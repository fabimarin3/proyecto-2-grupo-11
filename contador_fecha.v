==> flow/design.v <==
`timescale 1ns / 1ps
module contador_fecha(
    input clk, reset,
    input boton_u, boton_d, cambiar_fecha,
    input [7:0] dias, mes, year,
    input [1:0] pos_x,
    output [7:0] dias_out, mes_out, year_out
    );
reg [7:0] count_dias, count_mes, count_year;
reg state_boton_u, state_boton_d;
always @ (posedge clk, posedge reset)
begin
if (reset)
begin
    count_dias = 8'h01;
    count_mes = 8'h01;
    count_year = 8'h00;
    state_boton_u = 0;
    state_boton_d = 0;
end
else
begin
    if (~cambiar_fecha)
    begin
        count_dias = dias;
        count_mes = mes;
        count_year = year;
    end
    else
    begin
        if (boton_u)
        begin
            state_boton_u = 1;
        end
        if (boton_d)
        begin
            state_boton_d = 1;
        end
        if (~boton_u & state_boton_u & (pos_x == 0))
        begin
            if (count_dias == 8'h9 | count_dias == 8'h19 | count_dias == 8'h29 )
            begin
                count_dias = count_dias + 8'h07;
                state_boton_u = 0;
            end
            else if (count_dias == 8'h31)
            begin
                count_dias = 8'h01;
                state_boton_u = 0;
            end
            else
            begin
                count_dias = count_dias + 1;
                state_boton_u = 0;
            end
        end
        if (~boton_d & state_boton_d & (pos_x == 0))
        begin
            if (count_dias == 8'h10 | count_dias == 8'h20 | count_dias == 8'h30 )
            begin
                count_dias = count_dias - 8'h07;
                state_boton_d = 0;
            end
            else if (count_dias == 8'h01)
            begin
                count_dias = 8'h31;
                state_boton_u = 0;
            end
            else
            begin
                count_dias = count_dias - 1;
                state_boton_u = 0;
            end
        end
        if (~boton_u & state_boton_u & (pos_x == 1)) 
        begin
            if (count_mes == 8'h9 )
            begin
                count_mes = count_mes + 8'h07;
                state_boton_u = 0;
            end
            else if (count_mes == 8'h12)
            begin
                count_mes = 8'h01;
                state_boton_u = 0;
            end
            else
            begin
                count_mes = count_mes + 1;
                state_boton_u = 0;
            end
        end
        if (~boton_d & state_boton_d & (pos_x == 1))
        begin
            if (count_mes == 8'h10)
            begin
                count_mes = count_mes - 8'h07;
                state_boton_d = 0;
            end
            else if (count_mes == 8'h01)
            begin
                count_mes = 8'h12;
                state_boton_u = 0;
            end
            else
            begin
                count_mes = count_mes - 1;
                state_boton_u = 0;
            end
        end
        if (~boton_u & state_boton_u & (pos_x == 2)) 
        begin
            if (count_year == 8'h09 | count_year == 8'h19 | count_year == 8'h29 | count_year == 8'h39 |
                count_year == 8'h49 | count_year == 8'h59 | count_year == 8'h69 | count_year == 8'h79 | count_year == 8'h89)
            begin
                count_year = count_year + 8'h07;
                state_boton_u = 0;
            end
            else if (count_year == 8'h99)
            begin
                count_year = 8'h00;
                state_boton_u = 0;
            end
            else
            begin
                count_year = count_year + 1;
                state_boton_u = 0;
            end
        end
        if (~boton_d & state_boton_d & (pos_x == 2))
        begin
            if (count_year == 8'h10 | count_year == 8'h20 | count_year == 8'h30 | count_year == 8'h40 |
                count_year == 8'h50 | count_year == 8'h60 | count_year == 8'h70 | count_year == 8'h80 | count_year == 8'h90)
            begin
                count_year = count_year - 8'h07;
                state_boton_d = 0;
            end
            else if (count_year == 8'h00)
            begin
                count_year = 8'h99;
                state_boton_u = 0;
            end
            else
            begin
                count_year = count_year - 1;
                state_boton_u = 0;
            end
        end
    end
end
end
assign dias_out = count_dias;
assign mes_out = count_mes;
assign year_out = count_year;
endmodule
## Tool chain data of contador_fecha

What the tools print for contador_fecha, step after step.
Line numbers count from 1 in the design file above.
Operators carry their Yosys type and port widths (W data, S select, Z words).
Library cell names are shortened.
The mark n/a stands for no value.

| set-up | value |
|---|---|
| top | contador_fecha |
| clock | clk |
| library | sky130hd |
| timing corner | tt_025C_1v80 |

## Elaborated design

Counts by Yosys on the flattened word-level netlist (proc, flatten, opt, wreduce; memories kept). Register bits leave out memories and registers merged into their read ports (data or address). Print and check cells are left out. Cells with the same type and inputs are merged into one.

| bit counts | value |
|---|---|
| output and inout bits | 24 |
| bits in registers | 26 |
| word-level cells | 133 |

| operators by class | value |
|---|---|
| bitwise logic cells | 34 |
| add/subtract/negate cells | 12 |
| reduce/logical cells | 2 |
| equality and inequality tests | 33 |
| multiplexer cells | 47 |

Operators with widths:

| cell | number |
|---|---|
| $mux W8 | 24 |
| $eq A8 B6 Y1 const B | 8 |
| $eq A8 B7 Y1 const B | 8 |
| $eq A8 B5 Y1 const B | 6 |
| $eq A8 B8 Y1 const B | 4 |
| $add A8 B1 Y8 const B | 3 |
| $sub A8 B1 Y8 const B | 3 |
| $add A8 B3 Y8 const B | 3 |
| $sub A8 B3 Y8 const B | 3 |
| $eq A8 B4 Y1 const B | 3 |
| $mux W1 | 23 |
| $or A1 B1 Y1 | 20 |
| $eq A8 B1 Y1 const B | 2 |
| $and A1 B1 Y1 | 12 |
| $logic_not A8 Y1 | 1 |
| $not A1 Y1 | 2 |
| $eq A2 B1 Y1 const B | 1 |
| $eq A2 B2 Y1 const B | 1 |
| $logic_not A2 Y1 | 1 |

## Depth

Depth = most cells in a row (Yosys ltp): at word level without a register or memory, in the mapped netlist without a sequential cell, where the memories' decode and read muxes count.

| depth | value |
|---|---|
| word-level depth | 36 |
| ABC_AREA | 0 |
| depth in mapped cells | 14 |

## Mapped cells and area

The flow's flattened synthesis, as Yosys stat reports it; memories are mapped. The netlist is that of the ABC_AREA named above (0 if unset); the other value can give another one.
Totals and module areas in this step are rounded.

Cell types:

| cell type | number | area in all (µm²) |
|---|---|---|
| dfrtp_1 | 24 | 600.576 |
| ha_1 | 20 | 250.24 |
| nand2_1 | 37 | 138.883 |
| a21oi_1 | 27 | 135.13 |
| nor2_1 | 31 | 116.362 |
| o21ai_0 | 23 | 115.11 |
| nand3_1 | 19 | 95.091 |
| inv_1 | 25 | 93.84 |
| clkbuf_1 | 21 | 78.826 |
| a31oi_1 | 12 | 75.072 |
| nor3_1 | 12 | 60.058 |
| o31ai_1 | 8 | 60.058 |
| mux2_2 | 5 | 56.304 |
| dfstp_2 | 2 | 52.55 |
| o211ai_1 | 7 | 52.55 |
| and3_1 | 8 | 50.048 |
| nand4_1 | 8 | 50.048 |
| a31o_2 | 5 | 43.792 |

Other cell types: 61; their cells: 133.

| synthesis totals | value |
|---|---|
| cells in the netlist | 427 |
| buffer cells | 24 |
| mapped flip-flops | 26 |
| chip area (Yosys) | 3260 µm² |

## Path before layout

Path of least setup slack by OpenSTA after synthesis, without wires, with an ideal clock, recovery checks aside; 20% of the period is set as input and as output delay. Where synthesis merged equal registers, the netlist keeps one of their names.

| timing after synthesis | value |
|---|---|
| kind | in2reg |
| start point | in boton_u |
| end point | reg count_dias[7] |
| library setup time | 0.120 ns |
| path delay | 2.456 ns |
| arrival | 3.134 ns |
| period | 3.99 ns |
| time at the first pin | 0.798 ns |
| stages | 9 |
| external input delay | 0.798 ns |
| data required time | 3.870 ns |
| slack | 0.736 ns |
| period reached after synthesis | 3.254 ns |

"path delay" = arrival - input delay + setup time.
"stages": output pins that drive a net of the path, with the launching flip-flop's if there is one; two outputs of one cell count as two.
"period reached after synthesis" is the clock period less the worst setup slack; recovery checks do not enter. This is arithmetic on one report: input and output delays are still those of the set period (20% each).
The rows between start and end are the longest chain of elaborated cells between them; the timing report does not say that the signal goes this way. Where chains are equally long, one stands for them.
A line is the first line of the expression or statement that the cell stems from. Yosys adds cells for indexed reads and writes and turns some case tables into memories.
At most two assigning lines are given for a register; there are more.

| on the way, after synthesis | value |
|---|---|
| cell sequence | or4b_4 buf_6 or3_4 a311oi_2 nand3_1 nor4_4 o21ai_1 and4_4 a41o_1 |
| length of the longest elaborated chain | 12 |
| elaborated cells between the ends (all ways) | 19 |
| those cells by class | add/sub: 2; eq/ne: 4; mux: 8; logic: 5 |

Ends and longest elaborated chain, after synthesis:

| item | RTL line | source |
|---|---|---|
| start: declaration | 4 | `input boton_u, boton_d, cambiar_fecha,` |
| $mux W1 | 31 | `if (boton_u)` |
| $mux W1 | 23 | `if (~cambiar_fecha)` |
| $and A1 B1 Y1 (2 in a row) | 39 | `if (~boton_u & state_boton_u & (pos_x == 0))` |
| $mux W8 | 39 |  |
| $mux W8 | 23 |  |
| $eq A8 B5 Y1 | 59 | `if (count_dias == 8'h10 \| count_dias == 8'h20 \| count_dias == 8'h30 )` |
| $or A1 B1 Y1 (2 in a row) | 59 |  |
| $mux W8 | 59 |  |
| $mux W8 | 57 | `if (~boton_d & state_boton_d & (pos_x == 0))` |
| $mux W8 | 23 |  |
| end: assignment | 25 | `count_dias = dias;` |
| end: assignment | 43 | `count_dias = count_dias + 8'h07;` |
| end: declaration | 9 | `reg [7:0] count_dias, count_mes, count_year;` |

## Timing after layout

Path of least setup slack in the final report of entry B (OpenROAD, finished layout, wires in). Where an end is a register, its clock arrival counts in the times.

| timing after layout | value |
|---|---|
| kind | in2reg |
| start point | in boton_u |
| end point | reg count_dias[6] |
| data required time | 3.63 ns |
| time at the first pin | 0.69 ns |
| stages | 9 |
| period | 3.47 ns |
| arrival | 3.73 ns |
| library setup time | 0.12 ns |
| external input delay | 0.69 ns |
| slack | -0.09 ns |

The rows between start and end are the longest chain of elaborated cells between them; the timing report does not say that the signal goes this way. Where chains are equally long, one stands for them.
At most two assigning lines are given for a register; there are more.

| on the way, after layout | value |
|---|---|
| cell sequence | clkdlybuf4s50_1 or4b_4 buf_4 o311ai_0 a221o_1 o2111ai_1 nor2b_1 a221oi_1 nor2_1 |
| length of the longest elaborated chain | 12 |
| elaborated cells between the ends (all ways) | 19 |
| those cells by class | add/sub: 2; eq/ne: 4; mux: 8; logic: 5 |

Ends and longest elaborated chain, after layout:

| item | RTL line | source |
|---|---|---|
| start: declaration | 4 | `input boton_u, boton_d, cambiar_fecha,` |
| $mux W1 | 31 | `if (boton_u)` |
| $mux W1 | 23 | `if (~cambiar_fecha)` |
| $and A1 B1 Y1 (2 in a row) | 39 | `if (~boton_u & state_boton_u & (pos_x == 0))` |
| $mux W8 | 39 |  |
| $mux W8 | 23 |  |
| $eq A8 B5 Y1 | 59 | `if (count_dias == 8'h10 \| count_dias == 8'h20 \| count_dias == 8'h30 )` |
| $or A1 B1 Y1 (2 in a row) | 59 |  |
| $mux W8 | 59 |  |
| $mux W8 | 57 | `if (~boton_d & state_boton_d & (pos_x == 0))` |
| $mux W8 | 23 |  |
| end: assignment | 25 | `count_dias = dias;` |
| end: assignment | 43 | `count_dias = count_dias + 8'h07;` |
| end: declaration | 9 | `reg [7:0] count_dias, count_mes, count_year;` |

Appendix: measured runs

Design contador_fecha on sky130hd. What follows are 2 stored runs of the flow, each under its own settings; their order means nothing. The constraints put input and output delay at 20% of the set period each and load the outputs with 0.01 pF.
"critical path time" is the time allowed to the run's worst setup path (the clock period less input and output delay, where it has them) less its slack. Clock arrival times count: a late capture clock shortens it, a late launch clock lengthens it.
"total power of the final layout": no workload was simulated; the value follows from the tool's default switching activity.
The measured numbers are rounded.

#### Entry A

| setting | value |
|---|---|
| period_ns | `5.29` |
| CORE_UTILIZATION | `68` |
| SETUP_SLACK_MARGIN | `1.05` |
| PLACE_DENSITY_LB_ADDON | `0.05` |
| CORE_ASPECT_RATIO | `1.55` |
| CELL_PAD_IN_SITES_GLOBAL_PLACEMENT | `1` |
| GPL_TIMING_DRIVEN | `1` |
| CTS_CLUSTER_SIZE | `45` |
| CTS_CLUSTER_DIAMETER | `157` |
| CAP_MARGIN | `20` |
| CORE_MARGIN | `2` |
| SLEW_MARGIN | `20` |

No results, placement failed with FLW-0024.

#### Entry B

| setting | value |
|---|---|
| period_ns | `3.47` |
| SETUP_SLACK_MARGIN | `-0.22` |
| CAP_MARGIN | `20` |
| CORE_MARGIN | `2` |
| CORE_UTILIZATION | `40` |
| SLEW_MARGIN | `20` |

| result | value |
|---|---|
| post-layout utilization | 56.7% |
| critical path time | 2.87 ns |
| worst setup path type | in2reg |
| Yosys chip area after synthesis | 3260 µm² |
| summed negative setup slack | -0.130 ns |
| worst hold slack in the final report | 0.522 ns |
| total power of the final layout | 1240 µW |
| smallest setup slack | -0.094 ns |
| die outline area | 8890 µm² |
