==> flow/design.v <==
`timescale 1ns / 1ps
module contador_hora(
    input clk, reset,
    input boton_u, boton_d, cambiar_hora,
    input [7:0] segundos, minutos, horas,
    input [1:0] pos_x,
    output [7:0] segundos_out, minutos_out, horas_out
    );
reg [7:0] count_seg, count_min, count_hor;
reg state_boton_u, state_boton_d;
always @ (posedge clk, posedge reset)
begin
    if (reset)
    begin
        count_seg = 8'h00;
        count_min = 8'h00;
        count_hor = 8'h00;
        state_boton_u = 0;
        state_boton_d = 0;
    end
    else
    begin
        if (~cambiar_hora)
        begin
            count_seg = segundos;
            count_min = minutos;
            count_hor = horas;
        end
        else
        begin
            if (boton_u)
            begin
                state_boton_u = 1;
            end
            if (boton_d)
            begin
                state_boton_d = 1;
            end
            if (~boton_u & state_boton_u & (pos_x == 0))
            begin
                if (count_seg == 8'h9 | count_seg == 8'h19 | count_seg == 8'h29 | count_seg == 8'h39 | count_seg == 8'h49)
                begin
                    count_seg = count_seg + 8'h07;
                    state_boton_u = 0;
                end
                else if (count_seg == 8'h59)
                begin
                    count_seg = 8'h00;
                    state_boton_u = 0;
                end
                else
                begin
                    count_seg = count_seg + 1;
                    state_boton_u = 0;
                end
            end
            if (~boton_d & state_boton_d & (pos_x == 0))
            begin
                if (count_seg == 8'h10 | count_seg == 8'h20 | count_seg == 8'h30 | count_seg == 8'h40 | count_seg == 8'h50)
                begin
                    count_seg = count_seg - 8'h07;
                    state_boton_d = 0;
                end
                else if (count_seg == 8'h00)
                begin
                    count_seg = 8'h59;
                    state_boton_u = 0;
                end
                else
                begin
                    count_seg = count_seg - 1;
                    state_boton_u = 0;
                end
            end
            if (~boton_u & state_boton_u & (pos_x == 1)) 
            begin
                if (count_min == 8'h9 | count_min == 8'h19 | count_min == 8'h29 | count_min == 8'h39 | count_min == 8'h49)
                begin
                    count_min = count_min + 8'h07;
                    state_boton_u = 0;
                end
                else if (count_min == 8'h59)
                begin
                    count_min = 8'h00;
                    state_boton_u = 0;
                end
                else
                begin
                    count_min = count_min + 1;
                    state_boton_u = 0;
                end
            end
            if (~boton_d & state_boton_d & (pos_x == 1))
            begin
                if (count_min == 8'h10 | count_min == 8'h20 | count_min == 8'h30 | count_min == 8'h40 | count_min == 8'h50)
                begin
                    count_min = count_min - 8'h07;
                    state_boton_d = 0;
                end
                else if (count_min == 8'h00)
                begin
                    count_min = 8'h59;
                    state_boton_u = 0;
                end
                else
                begin
                    count_min = count_min - 1;
                    state_boton_u = 0;
                end
            end
            if (~boton_u & state_boton_u & (pos_x == 2)) 
            begin
                if (count_hor == 8'h09 | count_hor == 8'h19 )
                begin
                    count_hor = count_hor + 8'h07;
                    state_boton_u = 0;
                end
                else if (count_hor == 8'h23)
                begin
                    count_hor = 8'h00;
                    state_boton_u = 0;
                end
                else
                begin
                    count_hor = count_hor + 1;
                    state_boton_u = 0;
                end
            end
            if (~boton_d & state_boton_d & (pos_x == 2))
            begin
                if (count_hor == 8'h10 | count_hor == 8'h20 )
                begin
                    count_hor = count_hor - 8'h07;
                    state_boton_d = 0;
                end
                else if (count_hor == 8'h00)
                begin
                    count_hor = 8'h23;
                    state_boton_u = 0;
                end
                else
                begin
                    count_hor = count_hor - 1;
                    state_boton_u = 0;
                end
            end
        end
    end
end
assign segundos_out = count_seg;
assign minutos_out = count_min;
assign horas_out = count_hor;
endmodule
# --- From RTL to reports: contador_hora ---
# The steps from the RTL of contador_hora to its reports follow in flow order.
# Line numbers count from 1 in the design file above.
# Operators: Yosys type, input widths -> output width; for muxes data width and select width s.
# Library cell names are shortened.
design:
  design: "contador_hora"
  clock_port: "clk"
  library: "sky130hd"
  corner: "tt_025C_1v80"

# --- Word-level counts ---
# Source: Yosys, flattened and elaborated, memories not mapped. Widths are those after wreduce. Registers that Yosys merges into a memory's read port (data or address) are not register bits. Print and check cells do not count. Equal cells are merged and count once.
op_classes:
  n_reduce_logical: 4
  n_logic: 32
  addsub: 12
  equal: 29
  n_mux: 47
op_table:
  columns: ["cell", "count"]
  rows:
  - ["$mux 8", 24]
  - ["$eq 8x6->1 const B", 10]
  - ["$eq 8x7->1 const B", 8]
  - ["$eq 8x5->1 const B", 6]
  - ["$add 8x1->8 const B", 3]
  - ["$sub 8x1->8 const B", 3]
  - ["$add 8x3->8 const B", 3]
  - ["$sub 8x3->8 const B", 3]
  - ["$eq 8x4->1 const B", 3]
  - ["$logic_not 8->1", 3]
  - ["$mux 1", 23]
  - ["$or 1x1->1", 18]
  - ["$and 1x1->1", 12]
  - ["$not 1->1", 2]
  - ["$eq 2x1->1 const B", 1]
  - ["$eq 2x2->1 const B", 1]
  - ["$logic_not 2->1", 1]
bits:
  output_inout_bits: 24
  elab_cells: 129
  ff_bits: 26

# --- Logic depth ---
# Yosys ltp: most cells in a row. Word level: on the elaborated netlist, between registers, memories and ports. Mapped: between sequential cells and ports; inverters and the memories' decode and read muxes count.
depth:
  ltp_word: 37
  ABC_AREA: 0
  ltp_mapped: 13
  mapped_depth_nobuf: 12

# --- Mapped cells and area ---
# The flow's flattened synthesis, as Yosys stat reports it; memories are mapped. The netlist is that of the ABC_AREA named above (0 if unset); the other value can give another one.
synth_totals:
  sequential_area_um2: 650.6
  ff_cells: 26
  buffers: 26
  cells: 427
  area_um2: 3335.7
types:
  columns: ["cell", "count"]
  rows:
  - ["dfrtp_1", 26]
  - ["ha_1", 17]
  - ["a21oi_1", 27]
  - ["nand2_1", 33]
  - ["nor2_1", 33]
  - ["inv_1", 28]
  - ["o21ai_0", 21]
  - ["nand3_1", 20]
  - ["mux2_2", 8]
  - ["xnor2_1", 8]
  - ["nor3_1", 13]
  - ["nand4_1", 10]
  - ["clkbuf_1", 16]
  - ["nand4bb_1", 5]
  - ["o211ai_1", 7]
  - ["o21a_1", 7]
  - ["o31ai_1", 7]
  - ["nand2b_1", 8]
# Other cell types: 68; their cells: 133.

# --- Worst setup path after synthesis ---
# Path of least setup slack by OpenSTA after synthesis, without wires, with an ideal clock, recovery checks aside; 20% of the period is set as input and as output delay. Where synthesis merged equal registers, the netlist keeps one of their names.
synth_timing:
  path_kind: "input port to flip-flop"
  startpoint: "in pos_x[1]"
  endpoint: "reg state_boton_d"
  path_delay_ns: 2.621
  n_path_buf: 2
  path_slack_ns: 1.227
  path_stages: 11
  tclk_ns: 4.81
  launch_ns: 0.962
  required_time_ns: 4.686
  in_delay_ns: 0.962
  setup_ns: 0.124
  arrival_time_ns: 3.459
  period_less_setup_slack_ns: 3.583
# "path_delay_ns" is the arrival time less input delay plus setup time.
# "path_stages" counts driving pins, that of a launching flip-flop among them; a cell with two outputs on the path counts twice.
# "period_less_setup_slack_ns" = period - worst setup slack (recovery checks aside). The figure is calculated, with input and output delays left at 20% of the set period.
# Between the ends stands the longest chain of elaborated cells between them, by number of cells; it is not shown to be the way that was timed. Of several equally long chains one is given.
# Each line given opens the expression or statement behind the cell; cells for indexed reads and writes are added by Yosys, which also makes memories of some case tables.
# At most two assigning lines are given for a register; there are more.
synth_via:
  cell_sequence: "buf_6 -> nand4bb_1 -> buf_6 -> o31ai_1 -> ha_1 -> inv_1 -> or2_2 -> a2111oi_4 -> o21a_1 -> a21boi_0 -> a211o_1"
  elab_chain_cells: 32
synth_lines:
  columns: ["item", "line_no", "text"]
  rows:
  - ["start: declaration", 6, "input [1:0] pos_x,"]
  - ["$logic_not 2->1", 39, "if (~boton_u & state_boton_u & (pos_x == 0))"]
  - ["$and 1x1->1", 39, null]
  - ["$mux 8", 39, null]
  - ["$mux 8", 23, "if (~cambiar_hora)"]
  - ["$eq 8x5->1", 59, "if (count_seg == 8'h10 | count_seg == 8'h20 | count_seg == 8'h30 | count_seg == 8'h40 | count_seg == 8'h50)"]
  - ["$or 1x1->1 (4 in a row)", 59, null]
  - ["$mux 1", 59, null]
  - ["[14 not listed]", null, null]
  - ["$and 1x1->1 (2 in a row)", 111, "if (~boton_u & state_boton_u & (pos_x == 2))"]
  - ["$mux 8", 111, null]
  - ["$mux 8", 23, null]
  - ["$eq 8x5->1", 131, "if (count_hor == 8'h10 | count_hor == 8'h20 )"]
  - ["$or 1x1->1", 131, null]
  - ["$mux 1", 131, null]
  - ["$mux 1", 129, "if (~boton_d & state_boton_d & (pos_x == 2))"]
  - ["end: assignment", 98, "state_boton_d = 0;"]
  - ["end: assignment", 134, "state_boton_d = 0;"]
  - ["end: declaration", 10, "reg state_boton_u, state_boton_d;"]

# --- Path in the finished layout ---
# Path of least setup slack in the final report of job 1 (OpenROAD, finished layout, wires in). Where an end is a register, its clock arrival counts in the times.
layout_timing:
  path_kind: "input port to flip-flop"
  startpoint: "in pos_x[1]"
  endpoint: "reg count_min[5]"
  setup_ns: 0.06
  path_stages: 11
  n_path_buf: 4
  launch_ns: 0.70
  arrival_time_ns: 3.50
  tclk_ns: 3.5
  required_time_ns: 3.71
  in_delay_ns: 0.70
  path_slack_ns: 0.21
# Between the ends stands the longest chain of elaborated cells between them, by number of cells; it is not shown to be the way that was timed. Of several equally long chains one is given.
# At most two assigning lines are given for a register; there are more.
layout_via:
  cell_sequence: "clkdlybuf4s50_1 -> nand4bb_1 -> buf_4 -> buf_4 -> o31ai_2 -> o31ai_1 -> buf_4 -> or4_4 -> nor4_2 -> and4b_1 -> o21ai_1"
  elab_chain_cells: 24
layout_lines:
  columns: ["item", "line_no", "text"]
  rows:
  - ["start: declaration", 6, "input [1:0] pos_x,"]
  - ["$logic_not 2->1", 39, "if (~boton_u & state_boton_u & (pos_x == 0))"]
  - ["$and 1x1->1", 39, null]
  - ["$mux 8", 39, null]
  - ["$mux 8", 23, "if (~cambiar_hora)"]
  - ["$eq 8x5->1", 59, "if (count_seg == 8'h10 | count_seg == 8'h20 | count_seg == 8'h30 | count_seg == 8'h40 | count_seg == 8'h50)"]
  - ["$or 1x1->1 (4 in a row)", 59, null]
  - ["$mux 1", 59, null]
  - ["[4 not listed]", null, null]
  - ["$mux 8", 75, "if (~boton_u & state_boton_u & (pos_x == 1))"]
  - ["$mux 8", 23, null]
  - ["$eq 8x5->1", 95, "if (count_min == 8'h10 | count_min == 8'h20 | count_min == 8'h30 | count_min == 8'h40 | count_min == 8'h50)"]
  - ["$or 1x1->1 (4 in a row)", 95, null]
  - ["$mux 8", 95, null]
  - ["$mux 8", 93, "if (~boton_d & state_boton_d & (pos_x == 1))"]
  - ["$mux 8", 23, null]
  - ["end: assignment", 26, "count_min = minutos;"]
  - ["end: assignment", 79, "count_min = count_min + 8'h07;"]
  - ["end: declaration", 9, "reg [7:0] count_seg, count_min, count_hor;"]

contador_hora through Yosys and OpenROAD on sky130hd: 2 stored runs, unordered, with their settings and measured results. The constraints put input and output delay at 20% of the set period each and load the outputs with 0.01 pF.

--- job 1 ---
==> flow/run.sh <==
#!/bin/bash
# the make line also repeats the synthesis and layout settings of config.mk as NAME=value (left out here)
make -C /OpenROAD-flow-scripts/flow DESIGN_CONFIG=/design/flow/config.mk WORK_HOME=/design/flow/orfs CLKGATE_MAP_FILE= finish
==> flow/config.mk <==
export PLATFORM = sky130hd
export DESIGN_NAME = contador_hora
export DESIGN_NICKNAME = contador_hora
export VERILOG_FILES = /design/flow/design.v
export SDC_FILE = /design/flow/constraint.sdc
export NUM_CORES = 4
export LEC_CHECK = 0
export CAP_MARGIN = 20
export CORE_MARGIN = 2
export CORE_UTILIZATION = 40
export SLEW_MARGIN = 20
==> flow/constraint.sdc <==
create_clock -name core_clock -period 3.5 [get_ports {clk}]
set_input_delay 0.7000 -clock core_clock [delete_from_list [all_inputs] [get_ports {clk}]]
set_output_delay 0.7000 -clock core_clock [all_outputs]
set_load 0.01 [all_outputs]

==> results, as YAML <==
results:
  synthesis_area_um2: 3335.7
  die_area_um2: 9085.9
  finish.stdcell_area_um2: 4254.1
  post_route_util_pct: 52.3
  setup_ws_ns: 0.212
  total_negative_slack_ns: 0.000

--- job 2 ---
==> flow/run.sh <==
#!/bin/bash
# the make line also repeats the synthesis and layout settings of config.mk as NAME=value (left out here)
make -C /OpenROAD-flow-scripts/flow DESIGN_CONFIG=/design/flow/config.mk WORK_HOME=/design/flow/orfs CLKGATE_MAP_FILE= finish
==> flow/config.mk <==
export PLATFORM = sky130hd
export DESIGN_NAME = contador_hora
export DESIGN_NICKNAME = contador_hora
export VERILOG_FILES = /design/flow/design.v
export SDC_FILE = /design/flow/constraint.sdc
export NUM_CORES = 4
export LEC_CHECK = 0
export ABC_AREA = 1
export CAP_MARGIN = 20
export CELL_PAD_IN_SITES_GLOBAL_PLACEMENT = 3
export CORE_ASPECT_RATIO = 0.95
export CORE_MARGIN = 10
export CORE_UTILIZATION = 68
export CTS_CLUSTER_DIAMETER = 84
export GPL_TIMING_DRIVEN = 1
export PLACE_DENSITY = 0.87
export SLEW_MARGIN = 20
==> flow/constraint.sdc <==
create_clock -name core_clock -period 4.83 [get_ports {clk}]
set_input_delay 0.9660 -clock core_clock [delete_from_list [all_inputs] [get_ports {clk}]]
set_output_delay 0.9660 -clock core_clock [all_outputs]
set_load 0.01 [all_outputs]

==> results, as YAML <==
outcome: "not finished: placement ended with error GPL-0301"
